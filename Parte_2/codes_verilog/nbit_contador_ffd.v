==> flow/design.v <==
module modN_ctr # (parameter N = 10, parameter WIDTH = 8) ( input enb, clk, input rstn, output reg[WIDTH-1:0] out, cnt_max); 
  always @ (posedge clk) begin
    if (!rstn) begin
      cnt_max <= 0;
      out <= 0;
    end
    else begin
      if (out == N-1)
        out <= 0;
      else
        if (enb)
          out <= out + 1; 
      if (out == N-1)
        cnt_max <= 1;
      else 
        cnt_max <= 0; 
    end
  end 
endmodule
# [Tool chain data of modN_ctr]
# The steps from the RTL of modN_ctr to its reports follow in flow order.
# Lines are those of the file above, counted from 1.
# Operators: Yosys type, input widths -> output width; for muxes data width and select width s.
# Cell names lack the library's common part.
# A cell with - has no value.
[setup] design="modN_ctr" clock_port="clk" library="sky130hd" lib_corner="tt_025C_1v80"

# [After elaboration]
# Yosys after proc, flatten, opt, wreduce and memory -nomap, before mapping. Enables and synchronous resets that opt folds into registers are not counted as muxes. Memory bits, and registers merged into a memory's read port (data or address), are not among the register bits. Print and check cells are not counted. Equal cells are merged and count once.
[word_totals] register_bits=16 latch_bits=0 ramBits=0 rom_bits=0 clocked_rd_ports_x_width=0 n_memories=0 in_bits=3 out_inout_bits=16 elab_cells=7
[op_classes] n_addsub=1 multipliers=0 div_mod_pow=0 cmp=0 eq_ne=1 shifts=0 n_mux=1 bitwise=1 reduce_logical=1
[op_table] cell="$add 8x1->8 const B" count=1
[op_table] cell="$eq 8x4->1 const B" count=1
[op_table] cell="$reduce_or 2->1" count=1
[op_table] cell="$not 1->1" count=1
[op_table] cell="$mux 1" count=1

# [Depth]
# Longest topological path by Yosys (ltp), each cell counted once; first at word level (registers and memories cut), then after technology mapping (sequential cells cut; the memories' decode and read muxes count).
[logic_depth] word_depth=2 ABC_AREA=0 mapped_depth=5 ltp_nobuf=5

# [Synthesis result]
# Yosys stat after the flow's synthesis: flattened, memories mapped to cells. It holds for the ABC_AREA given above (unset counts as 0); a run with the other value may have another netlist.
# The area totals of this step are shown rounded.
[synth_totals] stdcells=52 area_um2=478 ff_cells=9
[types] type="dfxtp_1" count=9 type_area_um2=180.173
[types] type="buf_4" count=7 type_area_um2=52.55
[types] type="o41ai_4" count=1 type_area_um2=27.526
[types] type="xor2_1" count=3 type_area_um2=26.275
[types] type="ha_1" count=2 type_area_um2=25.024
[types] type="nor2_1" count=5 type_area_um2=18.768
[types] type="or3_1" count=3 type_area_um2=18.768
[types] type="a21oi_1" count=3 type_area_um2=15.014
[types] type="o21ai_0" count=3 type_area_um2=15.014
[types] type="nand4_1" count=2 type_area_um2=12.512
[types] type="nand4_2" count=1 type_area_um2=12.512
[types] type="nand2_1" count=3 type_area_um2=11.261
[types] type="or3_4" count=1 type_area_um2=11.261
[types] type="nand3_1" count=2 type_area_um2=10.01
[types] type="xnor2_1" count=1 type_area_um2=8.758
[types] type="a211oi_1" count=1 type_area_um2=7.507
[types] type="and2_1" count=1 type_area_um2=6.256
[types] type="nor4_1" count=1 type_area_um2=6.256
# Other cell types: 3; their cells: 3.

# [Timing after synthesis]
# Path of least setup slack by OpenSTA after synthesis, without wires, with an ideal clock, recovery checks aside; 20% of the period is set as input and as output delay. Where synthesis merged equal registers, the netlist keeps one of their names.
[synth_timing] kind="register to register" start="reg out[0]" end="reg out[1]" period_ns=1.76 arrival_time_ns=1.223 t_required_ns=1.619 slack_ns=0.395 path_delay_ns=1.364 path_stages=5 synth_period_reached_ns=1.365
# "path_delay_ns" = arrival - input delay + setup time.
# "path_stages": output pins that drive a net of the path, with the launching flip-flop's if there is one; two outputs of one cell count as two.
# "synth_period_reached_ns" = period - worst setup slack (recovery checks aside). The figure is calculated, with input and output delays left at 20% of the set period.
# Between the ends stands the longest chain of elaborated cells between them, by number of cells; it is not shown to be the way that was timed. Of several equally long chains one is given.
# Each line given opens the expression or statement behind the cell; cells for indexed reads and writes are added by Yosys, which also makes memories of some case tables.
# At most two assigning lines are given for a register; there are more.
[synth_via] cell_sequence="dfxtp_1 ha_1 nand2_1 o41ai_4 a211oi_1" elab_chain_cells=2 cone_cells=3 cone_classes="add/sub (1); eq/ne (1); reduce/logical (1)"
[synth_lines] item="from (decl)" line=1 text="module modN_ctr # (parameter N = 10, parameter WIDTH = 8) ( input enb, clk, input rstn, output reg[WIDTH-1:0] ..."
[synth_lines] item="from (assign)" line=5 text="out <= 0;"
[synth_lines] item="from (assign)" line=12 text="out <= out + 1;"
[synth_lines] item="$eq 8x4->1" line=8 text="if (out == N-1)"
[synth_lines] item="$reduce_or 2->1"
[synth_lines] item="to (assign)" line=9 text="out <= 0;"
[synth_lines] item="to (assign)" line=12
[synth_lines] item="to (decl)" line=1

# [Worst path after layout]
# From the final timing report of run A: the path of least setup slack in the routed layout; clock arrival at registers is part of the times.
[layout_timing] kind="register to register" start="reg out[6]" end="reg out[5]" period_ns=1.09 arrival_time_ns=1.40 t_required_ns=1.21 slack_ns=-0.19 path_stages=5
# Between the ends stands the longest chain of elaborated cells between them, by number of cells; it is not shown to be the way that was timed. Of several equally long chains one is given.
# At most two assigning lines are given for a register; there are more.
[layout_via] cell_sequence="dfxtp_2 or3_4 o41ai_4 buf_6 a21oi_1" elab_chain_cells=2 cone_cells=2 cone_classes="eq/ne (1); reduce/logical (1)"
[layout_lines] item="from (decl)" line=1 text="module modN_ctr # (parameter N = 10, parameter WIDTH = 8) ( input enb, clk, input rstn, output reg[WIDTH-1:0] ..."
[layout_lines] item="from (assign)" line=5 text="out <= 0;"
[layout_lines] item="from (assign)" line=12 text="out <= out + 1;"
[layout_lines] item="$eq 8x4->1" line=8 text="if (out == N-1)"
[layout_lines] item="$reduce_or 2->1"
[layout_lines] item="to (assign)" line=9 text="out <= 0;"
[layout_lines] item="to (assign)" line=12
[layout_lines] item="to (decl)" line=1

# Top module modN_ctr; platform sky130hd; tools Yosys and OpenROAD; 2 stored runs in no particular order. Input and output delays are each 20% of the period that was set; the output load is 0.01 pF.
# "period_reached_ns" is the run's clock period less its worst setup slack. It is reckoned from that one timing run; input and output delays stay at 20% of the period that was set.
# "worstPathTime_ns": the worst setup path's part of the clock period (all of it between registers, 20% less for each end at a port) less its slack. A launch clock that arrives late makes it longer, a capture clock that arrives late makes it shorter.
# By "total_power_mw" is meant OpenSTA's value without simulated activity: inputs other than the clock are taken to toggle once in ten clock periods, and the tool carries that through the logic.
# The measured numbers are rounded.
run="run A" settings period_ns=1.09 CORE_UTILIZATION=46 PLACE_DENSITY_LB_ADDON=0.16 CTS_CLUSTER_SIZE=31 MAX_ROUTING_LAYER="met4" CAP_MARGIN=20 CORE_MARGIN=2 SLEW_MARGIN=20
run="run A" results total_power_mw=0.642 final_stdcell_area_um2=699 period_reached_ns=1.284 worstPathTime_ns=1.28 worstPathKind="register to register" finish.utilization_pct=73.6 ws_setup_ns=-0.194 ys_area_um2=478 setup_tns_ns=-1.58 dieArea_um2=1310 final_hold_ws_ns=0.518
run="run B" settings period_ns=1.28 CORE_UTILIZATION=21 PLACE_DENSITY=0.79 GPL_TIMING_DRIVEN=1 GPL_ROUTABILITY_DRIVEN=1 CTS_CLUSTER_DIAMETER=221 MAX_ROUTING_LAYER="met4" CAP_MARGIN=20 CORE_MARGIN=2 SLEW_MARGIN=20
run="run B" results dieArea_um2=2670 ys_area_um2=478 period_reached_ns=1.351 setup_tns_ns=-0.484 total_power_mw=0.592 worstPathTime_ns=1.35 worstPathKind="register to register" final_hold_ws_ns=0.546 ws_setup_ns=-0.071 final_stdcell_area_um2=713 finish.utilization_pct=32.6
